==> flow/design.v <==
`timescale 1ns / 1ps
module decompress #( 
    parameter D = 4  
)(
    input wire          clk,   
    input wire          rst_n, 
    input wire  [D-1:0] in_val,  
    output wire [11:0]  out_val  
);
    reg [11+D:0] shift_11_stage1, shift_10_stage1, shift_8_stage1, shift_0_stage1;
    reg [11+D:0] sum_stage2_a, sum_stage2_b;
    reg [12+D:0] total, total_t;
    wire [11:0] temp_out;
    wire [D:0]  t;
    assign t = 1 << (D - 1);
    always @(posedge clk or negedge rst_n) begin
        if (~rst_n) begin
            shift_11_stage1 <= 16'b0;
            shift_10_stage1 <= 16'b0;
            shift_8_stage1  <= 16'b0;
        end
        else begin
            shift_11_stage1 <= (in_val << 11);    
            shift_10_stage1 <= (in_val << 10);    
            shift_8_stage1  <= (in_val << 8);     
        end
    end
    always @(posedge clk or negedge rst_n) begin
        if (~rst_n) begin
            sum_stage2_a    <= 16'b0;
            sum_stage2_b    <= 16'b0;
            total           <= 16'b0;
        end
        else begin
            sum_stage2_a    <= shift_11_stage1 + shift_10_stage1;   
            sum_stage2_b    <= shift_8_stage1  + in_val;
            total           <= sum_stage2_a + sum_stage2_b;
        end
    end
    always @(posedge clk or negedge rst_n) begin
        if (~rst_n) begin
            total_t     <= 16'b0;
        end
        else begin
           total_t      <= total + t;    
        end
    end
    assign temp_out     = total_t >> D;
    assign out_val      = temp_out[11:0];  
endmodule
# Reports on decompress
# Tool output for the design above, in the order of the flow.
# Lines are those of the file above, counted from 1.
# Operators: Yosys type, input widths -> output width; for muxes data width and select width s.
# Cell names lack the library's common part.
# Not given: -
[design]
design = "decompress"
clock = "clk"
lib = "sky130hd"
lib_corner = "tt_025C_1v80"

# Word level
# Source: Yosys, flattened and elaborated, memories not mapped. Widths are those after wreduce; folded enables and synchronous resets count as part of the registers. Registers that Yosys merges into a memory's read port (data or address) are not register bits. Print and check cells do not count. Equal cells are merged and count once.
[bits]
wordCells = 9
regBits = 65
out_inout_bits = 12
[classes]
add_sub_neg = 4
[ops]
columns = ["op", "count"]
rows = [
  ["$add 15x14->16", 1],
  ["$add 16x13->16", 1],
  ["$add 16x4->16 const B", 1],
  ["$add 12x4->13", 1],
]

# Depth
# Longest topological path by Yosys (ltp), each cell counted once; first at word level (registers and memories cut), then after technology mapping (sequential cells cut; the memories' decode and read muxes count).
[depth]
depth_word = 1
abc_area = 1
ltp_mapped = 7
mapped_depth_nobuf = 7

# Mapped cells and area
# Yosys stat after the flow's synthesis: flattened, memories mapped to cells. It holds for the ABC_AREA given above (unset counts as 0); a run with the other value may have another netlist.
[by_type]
columns = ["type", "count"]
rows = [
  ["dfrtp_1", 30],
  ["ha_1", 7],
  ["inv_1", 11],
  ["nand2_1", 11],
  ["fa_1", 2],
  ["buf_4", 3],
  ["xor2_1", 2],
  ["nand3_1", 3],
  ["nand4_1", 2],
  ["nand3_2", 1],
  ["xnor2_1", 1],
  ["nand3b_1", 1],
  ["o21bai_1", 1],
  ["conb_1", 1],
]
[synth_totals]
seq_area_um2 = 750.7
yosys_area_um2 = 1066.0
cell_count = 76
flip_flops = 30

# Path before layout
# OpenSTA on the mapped netlist: ideal clock, no wires. The path of least setup slack (recovery checks aside). Input and output delay are each 20% of the period. Register names are those of the netlist, which keeps one name where synthesis merged equal registers.
[synth_timing]
path_kind = "reg-to-reg"
from = "register (name not given)"
to = "register total[12]"
tclk_ns = 1.37
t_first_pin_ns = 0.000
slack_ns = 0.100
setup_time_ns = 0.130
path_delay_ns = 1.270
arrival_time_ns = 1.140
stages = 4
n_path_buf = 0
synth_period_reached_ns = 1.27
# "path_delay_ns" = arrival - input delay + setup time.
# "stages" counts driving pins, that of a launching flip-flop among them; a cell with two outputs on the path counts twice.
# "synth_period_reached_ns" is the clock period less the worst setup slack; recovery checks do not enter. This is arithmetic on one report: input and output delays are still those of the set period (20% each).
[synth_via]
path_cell_list = "dfrtp_1 ha_1 fa_1 xor2_1"
[synth_lines]
columns = ["item", "line_no", "source"]
rows = [
  ["to (assign)", 32, "total           <= 16'b0;"],
  ["to (assign)", 37, "total           <= sum_stage2_a + sum_stage2_b;"],
]
# No chain of elaborated cells between the ends is given.

# Worst path after layout
# From the final timing report of entry A: the path of least setup slack in the routed layout; clock arrival at registers is part of the times.
[layout_timing]
path_kind = "reg-to-reg"
from = "register shift_10_stage1[11]"
to = "register sum_stage2_a[12]"
t_first_pin_ns = 0.31
arrival_time_ns = 1.45
slack_ns = -0.27
n_path_buf = 0
stages = 5
setup_time_ns = 0.09
tclk_ns = 0.962
# Between the ends stands the longest chain of elaborated cells between them, by number of cells; it is not shown to be the way that was timed. Of several equally long chains one is given.
# Each line given opens the expression or statement behind the cell; cells for indexed reads and writes are added by Yosys, which also makes memories of some case tables.
[layout_via]
path_cell_list = "dfrtp_2 ha_4 inv_2 fa_2 inv_1"
elab_chain_len = 1
cells_between = 1
cone_lines = 1
classes_between = "add/sub (1)"
[layout_lines]
columns = ["item", "line_no", "source"]
rows = [
  ["from (assign)", 19, "shift_10_stage1 <= 16'b0;"],
  ["from (assign)", 24, "shift_10_stage1 <= (in_val << 10);"],
  ["$add 15x14->16", 35, "sum_stage2_a    <= shift_11_stage1 + shift_10_stage1;"],
  ["to (assign)", 30, "sum_stage2_a    <= 16'b0;"],
  ["to (assign)", 35, ""],
  ["to (decl)", 11, "reg [11+D:0] sum_stage2_a, sum_stage2_b;"],
]

# Settings and measured results of 2 stored flow runs for module decompress (sky130hd), not sorted in any way. The constraints put input and output delay at 20% of the set period each and load the outputs with 0.01 pF.
# By "period_reached_ns" is meant the clock period of the run minus its worst setup slack. This is arithmetic on one report: input and output delays are still those of the set period (20% each).
# "worst_path_allowed_less_slack_ns" is the time allowed to the run's worst setup path (the clock period less input and output delay, where it has them) less its slack. Clock arrival times count: a late capture clock shortens it, a late launch clock lengthens it.

[[run]]
name = "entry A"
[run.settings]
period_ns = 0.962
CORE_UTILIZATION = 56
SETUP_SLACK_MARGIN = 0.22
HOLD_SLACK_MARGIN = 0.01
CORE_ASPECT_RATIO = 1.26
ABC_AREA = 1
GPL_ROUTABILITY_DRIVEN = 0
CTS_CLUSTER_SIZE = 55
SLEW_MARGIN = 15
CAP_MARGIN = 20
CORE_MARGIN = 2
[run.results]
synthArea_um2 = 1066.0
total_die_area_um2 = 2271.0
finish.stdcell_area_um2 = 1326.3
worst_path_allowed_less_slack_ns = 1.23
worst_setup_path_type = "reg-to-reg"
final_setup_tns_ns = -2.278
finish.utilization_pct = 75.1
period_reached_ns = 1.230
worstSetupSlack_ns = -0.268

[[run]]
name = "entry B"
[run.settings]
period_ns = 1.51
CAP_MARGIN = 20
CORE_MARGIN = 2
CORE_UTILIZATION = 40
SLEW_MARGIN = 20
[run.results]
finish.utilization_pct = 51.9
worstSetupSlack_ns = 0.172
period_reached_ns = 1.338
total_die_area_um2 = 2975.7
synthArea_um2 = 1022.2
worst_path_allowed_less_slack_ns = 1.34
worst_setup_path_type = "reg-to-reg"
final_setup_tns_ns = 0.000
finish.stdcell_area_um2 = 1275.0
